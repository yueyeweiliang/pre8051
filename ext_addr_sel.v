==> flow/design.v <==
`timescale 1ns/10ps
module ext_addr_sel (clk, select, write, dptr_hi, dptr_lo, ri, addr_out);
input select, write, clk;
input [7:0] dptr_hi, dptr_lo, ri;
output [15:0] addr_out;
reg state;
reg [15:0] buff;
wire [15:0] tmp;
assign tmp = select ? {8'h00, ri} : {dptr_hi, dptr_lo};
assign addr_out = state ? buff : tmp;
always @(posedge clk)
  if (select)
    buff <= #1 {8'h00, ri};
  else buff <= #1 {dptr_hi, dptr_lo};
always @(posedge clk)
  if (write)
    state <= #1 1'b1;
  else state <= #1 1'b0;
endmodule
# Step by step through the tools: ext_addr_sel
# What the tools print for ext_addr_sel, step after step.
# Line numbers count from 1 in the design file above.
# Cell names lack the library's common part.
# A cell with -- has no value.
# setup
design	ext_addr_sel
clock_port	clk
lib	sky130hd
corner	tt_025C_1v80

# Elaborated design
# Counts by Yosys on the flattened word-level netlist (proc, flatten, opt, wreduce; memories kept). Register bits leave out memories and registers merged into their read ports (data or address); mux counts leave out enables and synchronous resets folded into registers. Print and check cells are left out. Cells with the same type and inputs are merged into one.
# classes
mux	3
reduce_logical	0
shifts	0
compare	0
add_sub_neg	0
mul	0
bitwise	0
n_eq	0
div_mod_pow	0
# ops
operator	n
2-to-1 mux 16 bit	2
2-to-1 mux 1 bit	1
# word_totals
clocked_rd_ports_x_width	0
latchBits	0
input_bits	27
mem_bits_rw	0
output_inout_bits	16
elab_cells	5
mem_bits_ro	0
memories	0
reg_bits	17

# Logic depth
# Longest topological path by Yosys (ltp), each cell counted once; first at word level (registers and memories cut), then after technology mapping (sequential cells cut; the memories' decode and read muxes count).
# depth
ltp_word	2
ABC_AREA	0
ltp_mapped	4
ltp_nobuf	2

# Mapped cells and area
# The flow's flattened synthesis, as Yosys stat reports it; memories are mapped. The netlist is that of the ABC_AREA named above (0 if unset); the other value can give another one.
# The area totals of this step are shown rounded.
# types
type	n	type_area_um2
dfxtp_1	17	340.326
mux2_2	22	247.738
and2b_2	8	70.067
mux2_4	2	30.029
buf_8	1	15.014
buf_6	1	11.261
buf_2	2	10.01
# synth_totals
seq_area_mm2	0.00034
buf_cells	4
synth_area_mm2	0.000724
cell_count	53
flip_flops	17

# Timing after synthesis
# Source: OpenSTA report_checks on the synthesized netlist (no wires, ideal clock, input and output delay 20% of the period each), path of least setup slack; recovery checks are left aside. Register names are those of the netlist, which keeps one name where synthesis merged equal registers.
# synth_timing
kind	input -> output
start	input port select
end	output port addr_out[6]
input_delay_ns	0.352
tclk_ns	1.76
delay_ns	0.806
launch_ns	0.352
out_delay_ns	0.352
n_path_buf	2
t_required_ns	1.408
slack_ns	0.250
stages	4
arrival_time_ns	1.158
period_less_setup_slack_ns	1.51
# "delay_ns" is the arrival time less input delay plus setup time.
# At an output port there is no setup time.
# "stages": output pins that drive a net of the path, with the launching flip-flop's if there is one; two outputs of one cell count as two.
# "period_less_setup_slack_ns" = period - worst setup slack (recovery checks aside). The figure is calculated, with input and output delays left at 20% of the set period.
# The rows between start and end are the longest chain of elaborated cells between them; the timing report does not say that the signal goes this way. Where chains are equally long, one stands for them.
# A line is the first line of the expression or statement that the cell stems from. Yosys adds cells for indexed reads and writes and turns some case tables into memories.
# synth_between
path_cell_list	buf_6 buf_8 mux2_4 mux2_2
elab_chain_cells	2
cells_between	2
cone_classes	mux: 2
# synth_lines
element	line	rtl
from (decl)	3	input select, write, clk;
2-to-1 mux 16 bit	9	assign tmp = select ? {8'h00, ri} : {dptr_hi, dptr_lo};
2-to-1 mux 16 bit	10	assign addr_out = state ? buff : tmp;
to (decl)	5	output [15:0] addr_out;
# Nets of the timed path that keep an RTL name, with a line that drives or declares them; the list need not be complete.
# synth_nets
net	line
tmp[6]	9

# Path in the finished layout
# Path of least setup slack in the final report of run 2 (OpenROAD, finished layout, wires in). Where an end is a register, its clock arrival counts in the times.
# layout_timing
kind	input -> output
start	input port select
end	output port addr_out[6]
slack_ns	0.23
out_delay_ns	0.42
t_required_ns	1.67
stages	6
arrival_time_ns	1.44
tclk_ns	2.09
n_path_buf	4
launch_ns	0.42
input_delay_ns	0.42
# The rows between start and end are the longest chain of elaborated cells between them; the timing report does not say that the signal goes this way. Where chains are equally long, one stands for them.
# layout_between
path_cell_list	buf_6 buf_6 buf_12 mux2_4 mux2_4 buf_6
elab_chain_cells	2
cells_between	2
cone_classes	mux: 2
# layout_lines
element	line	rtl
from (decl)	3	input select, write, clk;
2-to-1 mux 16 bit	9	assign tmp = select ? {8'h00, ri} : {dptr_hi, dptr_lo};
2-to-1 mux 16 bit	10	assign addr_out = state ? buff : tmp;
to (decl)	5	output [15:0] addr_out;
# Nets of the timed path that keep an RTL name, with a line that drives or declares them; the list need not be complete.
# layout_nets
net	line
tmp[6]	9

# ext_addr_sel through Yosys and OpenROAD on sky130hd: 2 stored runs, unordered, with their settings and measured results. The constraints put input and output delay at 20% of the set period each and load the outputs with 0.01 pF.
# "clock_period_reached_ns" means the clock period less the worst setup slack. The figure is calculated, with input and output delays left at 20% of the set period.
# "critical_path_time_ns": the worst setup path's part of the clock period (all of it between registers, 20% less for each end at a port) less its slack. A launch clock that arrives late makes it longer, a capture clock that arrives late makes it shorter.
# "design_power_mw" is the tool's figure for a default switching activity; nothing was simulated.
# The measured numbers are rounded.
# Settings: - = not set for that run.
# Results: - = not shown.
run name	period_ns	CORE_UTILIZATION	PLACE_DENSITY	CORE_MARGIN	CELL_PAD_IN_SITES_DETAIL_PLACEMENT	ABC_AREA	CTS_CLUSTER_DIAMETER	SLEW_MARGIN	MAX_ROUTING_LAYER	CAP_MARGIN	SETUP_SLACK_MARGIN	PLACE_DENSITY_LB_ADDON	HOLD_SLACK_MARGIN	GPL_TIMING_DRIVEN	GPL_ROUTABILITY_DRIVEN	final_util_pct	final_stdcell_area_mm2	clock_period_reached_ns	yosys.chip_area_mm2	design_power_mw	final_die_area_mm2	ws_setup_ns	fin_tns_ns	worst_hold_slack_ns	critical_path_time_ns	critical_path_type
run 1	2.91	39	0.68	9	2	0	52	35	met5	20	-	-	-	-	-	-	-	-	-	-	-	-	-	-	-	-
run 2	2.09	25	-	6	2	-	-	20	-	30	0.53	0.08	0.2	1	0	51.9	0.00136	1.860	0.000724	0.764	0.00433	0.230	0.000	0.476	1.02	input -> output
# Run 1: stopped before the end: placement reported DPL-0033
